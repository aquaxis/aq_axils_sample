==> flow/design.v <==
module aq_axils_sample
(
  input         ARESETN,
  input         ACLK,
  input [31:0]  S_AXI_AWADDR,
  input [3:0]   S_AXI_AWCACHE,
  input [2:0]   S_AXI_AWPROT,
  input         S_AXI_AWVALID,
  output        S_AXI_AWREADY,
  input [31:0]  S_AXI_WDATA,
  input [3:0]   S_AXI_WSTRB,
  input         S_AXI_WVALID,
  output        S_AXI_WREADY,
  output        S_AXI_BVALID,
  input         S_AXI_BREADY,
  output [1:0]  S_AXI_BRESP,
  input [31:0]  S_AXI_ARADDR,
  input [3:0]   S_AXI_ARCACHE,
  input [2:0]   S_AXI_ARPROT,
  input         S_AXI_ARVALID,
  output        S_AXI_ARREADY,
  output [31:0] S_AXI_RDATA,
  output [1:0]  S_AXI_RRESP,
  output        S_AXI_RVALID,
  input         S_AXI_RREADY,
  output [31:0] LOCAL_REG0,
  output [31:0] LOCAL_REG1,
  output [31:0] LOCAL_REG2,
  output [31:0] LOCAL_REG3
);
  localparam S_IDLE   = 2'd0;
  localparam S_WRITE  = 2'd1;
  localparam S_WRITE2 = 2'd2;
  localparam S_READ   = 2'd3;
  reg [1:0]     state;
  reg           reg_rnw;
  reg [31:0]    reg_addr, reg_wdata;
  reg [3:0]     reg_be;
  reg           reg_wallready;
  wire          local_cs, local_rnw, local_ack;
  wire [3:0]    local_be;
  wire [31:0]   local_addr, local_wdata, local_rdata;
  always @( posedge ACLK or negedge ARESETN ) begin
    if( !ARESETN ) begin
      state         <= S_IDLE;
      reg_rnw       <= 1'b0;
      reg_addr      <= 32'd0;
      reg_wdata     <= 32'd0;
      reg_be        <= 4'd0;
      reg_wallready <= 1'b0;
    end else begin
      if( S_AXI_WVALID ) begin
        reg_wdata     <= S_AXI_WDATA;
        reg_be        <= S_AXI_WSTRB;
        reg_wallready <= 1'b1;
      end else if( local_ack & S_AXI_BREADY ) begin
        reg_wallready <= 1'b0;
      end
      case( state )
        S_IDLE: begin
          if( S_AXI_AWVALID ) begin
            reg_rnw   <= 1'b0;
            reg_addr  <= S_AXI_AWADDR;
            state     <= S_WRITE;
          end else if( S_AXI_ARVALID ) begin
            reg_rnw   <= 1'b1;
            reg_addr  <= S_AXI_ARADDR;
            state     <= S_READ;
          end
        end
        S_WRITE: begin
          if( reg_wallready ) begin
            state     <= S_WRITE2;
          end
        end
        S_WRITE2: begin
          if( local_ack & S_AXI_BREADY ) begin
            state     <= S_IDLE;
          end
        end
        S_READ: begin
          if( local_ack & S_AXI_RREADY ) begin
            state     <= S_IDLE;
          end
        end
        default: state <= S_IDLE;
      endcase
    end
  end
  assign S_AXI_AWREADY  = ( state == S_WRITE || state == S_IDLE )?1'b1:1'b0;
  assign S_AXI_WREADY   = ( state == S_WRITE || state == S_IDLE )?1'b1:1'b0;
  assign S_AXI_BVALID   = ( state == S_WRITE2 )?local_ack:1'b0;
  assign S_AXI_BRESP    = 2'b00;
  assign S_AXI_ARREADY  = ( state == S_READ  || state == S_IDLE )?1'b1:1'b0;
  assign S_AXI_RVALID   = ( state == S_READ )?local_ack:1'b0;
  assign S_AXI_RRESP    = 2'b00;
  assign S_AXI_RDATA    = ( state == S_READ )?local_rdata:32'd0;
  wire          wr_ena, rd_ena, wr_ack;
  reg           rd_ack;
  reg [31:0]    reg_rdata;
  assign local_cs           = (( state == S_WRITE2 )?1'b1:1'b0) | (( state == S_READ )?1'b1:1'b0) | 1'b0;
  assign local_rnw          = reg_rnw;
  assign local_addr[31:0]   = reg_addr[31:0];
  assign local_be[3:0]      = reg_be[3:0];
  assign local_wdata[31:0]  = reg_wdata[31:0];
  assign local_ack          = wr_ack | rd_ack;
  assign local_rdata[31:0]  = reg_rdata[31:0];
  assign wr_ena = (local_cs & ~local_rnw)?1'b1:1'b0;
  assign rd_ena = (local_cs &  local_rnw)?1'b1:1'b0;
  assign wr_ack = wr_ena;
  localparam A_REG0 = 8'h00;
  localparam A_REG1 = 8'h04;
  localparam A_REG2 = 8'h08;
  localparam A_REG3 = 8'h0C;
  reg [31:0]    reg_data0, reg_data1, reg_data2, reg_data3;
  always @(posedge ACLK or negedge ARESETN) begin
    if(!ARESETN) begin
      reg_data0[31:0] <= 32'd0;
      reg_data1[31:0] <= 32'd0;
      reg_data2[31:0] <= 32'd0;
      reg_data3[31:0] <= 32'd0;
    end else begin
      if(wr_ena) begin
        case(local_addr[7:0] & 8'hFC)
          A_REG0:
            begin
              reg_data0[31:0] <= local_wdata[31:0];
            end
          A_REG1:
            begin
              reg_data1[31:0] <= local_wdata[31:0];
            end
          A_REG2:
            begin
              reg_data2[31:0] <= local_wdata[31:0];
            end
          A_REG3:
            begin
              reg_data3[31:0] <= local_wdata[31:0];
            end
          default:
            begin
            end
        endcase
      end
    end
  end
  always @(posedge ACLK or negedge ARESETN) begin
    if(!ARESETN) begin
      reg_rdata[31:0] <= 32'd0;
      rd_ack <= 1'b0;
    end else begin
      rd_ack <= rd_ena;
      if(rd_ena) begin
        case(local_addr[7:0] & 8'hFC)
          A_REG0:   reg_rdata[31:0] <= reg_data0[31:0];
          A_REG1:   reg_rdata[31:0] <= reg_data1[31:0];
          A_REG2:   reg_rdata[31:0] <= reg_data2[31:0];
          A_REG3:   reg_rdata[31:0] <= reg_data3[31:0];
          default:  reg_rdata[31:0] <= 32'd0;
        endcase
      end
    end
  end
  assign LOCAL_REG0[31:0] = reg_data0[31:0];
  assign LOCAL_REG1[31:0] = reg_data1[31:0];
  assign LOCAL_REG2[31:0] = reg_data2[31:0];
  assign LOCAL_REG3[31:0] = reg_data3[31:0];
endmodule
* Reports on aq_axils_sample
Tool output for the design above, in the order of the flow.
Lines are those of the file above, counted from 1.
Operators: Yosys type, input widths -> output width; for muxes data width and select width s.
Library cell names are shortened.
The mark n/a stands for no value.
- Top module :: aq_axils_sample
- Clock :: ACLK
- Standard-cell library :: sky130hd
- Timing corner :: tt_025C_1v80

* Word-level counts
Yosys after proc, flatten, opt, wreduce and memory -nomap, before mapping. Memory bits, and registers merged into a memory's read port (data or address), are not among the register bits. Print and check cells are not counted. Equal cells are merged and count once.
- Bits in registers :: 205
- Elaborated cells :: 63
- Input port bits :: 121
- Eq/ne operators :: 10
- Multiplexer cells :: 22
- Bitwise operators :: 7
- Reductions and logical operators :: 13
** Operator list (number)
- $pmux 32 s4 :: 1
- $mux 32 :: 1
- $mux 8 :: 2
- $eq 6x2->1 const B :: 2
- $mux 1 :: 12
- $reduce_and 2->1 :: 5
- $mux 2 :: 5
- $logic_not 8->1 :: 1
- $pmux 2 s4 :: 1
- $ne 2x2->1 const B :: 3
- $eq 6x1->1 const B :: 1
- $reduce_and 5->1 :: 1
- $and 1x1->1 :: 4
- $eq 2x2->1 const B :: 2
- $reduce_bool 2->1 :: 2
- $reduce_bool 4->1 :: 1
- $ne 3x3->1 const B :: 1
- $or 1x1->1 :: 2
- $logic_or 1x1->1 :: 2
- $eq 2x1->1 const B :: 1
- $logic_not 2->1 :: 1
- $not 1->1 :: 1

* Logic depth
Longest topological path by Yosys (ltp), each cell counted once; first at word level (registers and memories cut), then after technology mapping (sequential cells cut; the memories' decode and read muxes count).
- Depth after elaboration :: 9
- ABC_AREA :: 0
- Depth in mapped cells :: 6
- Mapped depth without buffers :: 3

* Synthesis result
Source: synth_stat.txt of the flow (Yosys; design flattened, memories mapped). It holds for the ABC_AREA given above (unset counts as 0); a run with the other value may have another netlist.
- Cell area after synthesis :: 8817.2 um^2
- Sequential part of the area :: 5131.2 um^2
- Cells in the netlist :: 561
- Mapped flip-flops :: 205
** Cell types
- dfrtp_1 :: number 204, total area 5.1E+03 um^2
- mux2_2 :: number 124, total area 1.4E+03 um^2
- mux4_2 :: number 32, total area 720.691 um^2
- mux2_4 :: number 30, total area 450.432 um^2
- a22o_1 :: number 38, total area 332.819 um^2
- and2_1 :: number 34, total area 212.704 um^2
- clkbuf_1 :: number 21, total area 78.826 um^2
- mux2_1 :: number 6, total area 67.565 um^2
- buf_2 :: number 11, total area 55.053 um^2
- nand2_1 :: number 12, total area 45.043 um^2
- buf_4 :: number 5, total area 37.536 um^2
- nor4_2 :: number 3, total area 37.536 um^2
- buf_6 :: number 3, total area 33.782 um^2
- nand3b_1 :: number 4, total area 30.029 um^2
- dfstp_2 :: number 1, total area 26.275 um^2
- inv_1 :: number 7, total area 26.275 um^2
- o22ai_1 :: number 4, total area 25.024 um^2
- a21oi_1 :: number 4, total area 20.019 um^2
Other cell types: 13; their cells: 18.

* Worst setup path after synthesis
Path of least setup slack by OpenSTA after synthesis, without wires, with an ideal clock, recovery checks aside; 20% of the period is set as input and as output delay. Where synthesis merged equal registers, the netlist keeps one of their names.
- Path kind :: reg2reg
- Start point :: register local_addr[7]
- End point :: register reg_data3[10]
- Stages on the path :: 6
- Required time :: 4695 ps
- Period :: 4820 ps
- Path delay :: 2111 ps
- Setup slack :: 2709 ps
- Buffers on the path :: 2
- Setup time :: 125 ps
- Data arrival time :: 1986 ps
- Synthesis period reached :: 2111 ps
"path delay" is the arrival time less input delay plus setup time.
"stages on the path" counts driving pins, that of a launching flip-flop among them; a cell with two outputs on the path counts twice.
"synthesis period reached" is the clock period less the worst setup slack; recovery checks do not enter. This is arithmetic on one report: input and output delays are still those of the set period (20% each).
Between the ends stands the longest chain of elaborated cells between them, by number of cells; it is not shown to be the way that was timed. Of several equally long chains one is given.
Each line given opens the expression or statement behind the cell; cells for indexed reads and writes are added by Yosys, which also makes memories of some case tables.
- Cells stage by stage :: dfrtp_1 or4_4 or4_1 buf_2 buf_6 mux2_4
- Cells in the longest elaborated chain :: 2
- Elaborated cells between the ends (all ways) :: 2
- Classes of those cells :: eq/ne: 1; reduce/logical: 1
** RTL lines, path after synthesis
- $eq 6x2->1 :: line 124 : case(local_addr[7:0] & 8'hFC)
- $reduce_and 2->1
- end, assigned :: line 121 : reg_data3[31:0] <= 32'd0;
- end, assigned :: line 139 : reg_data3[31:0] <= local_wdata[31:0];
- end, declared :: line 115 : reg [31:0]    reg_data0, reg_data1, reg_data2, reg_data3;

* Worst path after layout
Path of least setup slack in the final report of run 1 (OpenROAD, finished layout, wires in). Where an end is a register, its clock arrival counts in the times.
The path's times are printed in steps of 10 ps; the period is the one set.
- Path kind :: reg2reg
- Start point :: register local_addr[7]
- End point :: register reg_data3[10]
- Stages on the path :: 5
- Setup time :: 110 ps
- Data arrival time :: 2560 ps
- Required time :: 2810 ps
- Buffers on the path :: 1
- Period :: 2440 ps
- Setup slack :: 250 ps
Between the ends stands the longest chain of elaborated cells between them, by number of cells; it is not shown to be the way that was timed. Of several equally long chains one is given.
- Cells stage by stage :: dfrtp_1 or4_4 or4_4 buf_12 mux2_4
- Cells in the longest elaborated chain :: 2
- Elaborated cells between the ends (all ways) :: 2
- Classes of those cells :: eq/ne: 1; reduce/logical: 1
** RTL lines, path after layout
- $eq 6x2->1 :: line 124 : case(local_addr[7:0] & 8'hFC)
- $reduce_and 2->1
- end, assigned :: line 121 : reg_data3[31:0] <= 32'd0;
- end, assigned :: line 139 : reg_data3[31:0] <= local_wdata[31:0];
- end, declared :: line 115 : reg [31:0]    reg_data0, reg_data1, reg_data2, reg_data3;

aq_axils_sample through Yosys and OpenROAD on sky130hd: 2 stored runs, unordered, with their settings and measured results. The constraints put input and output delay at 20% of the set period each and load the outputs with 0.01 pF.
"achieved period" = clock period - worst setup slack. The figure is calculated, with input and output delays left at 20% of the set period.
"worst setup path time" = time allowed to the worst setup path (clock period - input delay - output delay, where it has them) - its slack; a late launch clock adds to it, a late capture clock takes from it.
By "total power after layout" is meant OpenSTA's value without simulated activity: inputs other than the clock are taken to toggle once in ten clock periods, and the tool carries that through the logic.
"worst setup path time" is given in steps of 10 ps.

** Run 1
- Settings :: period_ns=2.44; SETUP_SLACK_MARGIN=0.49; CAP_MARGIN=20; CORE_MARGIN=2; CORE_UTILIZATION=40; SLEW_MARGIN=20
- Achieved period :: 2188 ps
- Chip area after synthesis (Yosys) :: 8817.2 um^2
- Total power after layout :: 15313 uW
- Utilization after routing :: 62.6%
- Worst setup path time :: 2190 ps
- Worst setup path kind :: reg2reg
- Area of the standard cells in the finished layout :: 13610.6 um^2
- Post-route setup TNS :: 0 ps
- Area inside the die boundary :: 23247.1 um^2
- Setup slack of the critical path :: 252 ps

** Run 2
- Settings :: period_ns=1.66; CORE_UTILIZATION=50; PLACE_DENSITY=0.79; CORE_ASPECT_RATIO=1.8; CELL_PAD_IN_SITES_DETAIL_PLACEMENT=2; CTS_CLUSTER_SIZE=13; CAP_MARGIN=20; CORE_MARGIN=2; SLEW_MARGIN=20
- Outcome :: did not finish, placement stopped with DPL-0033
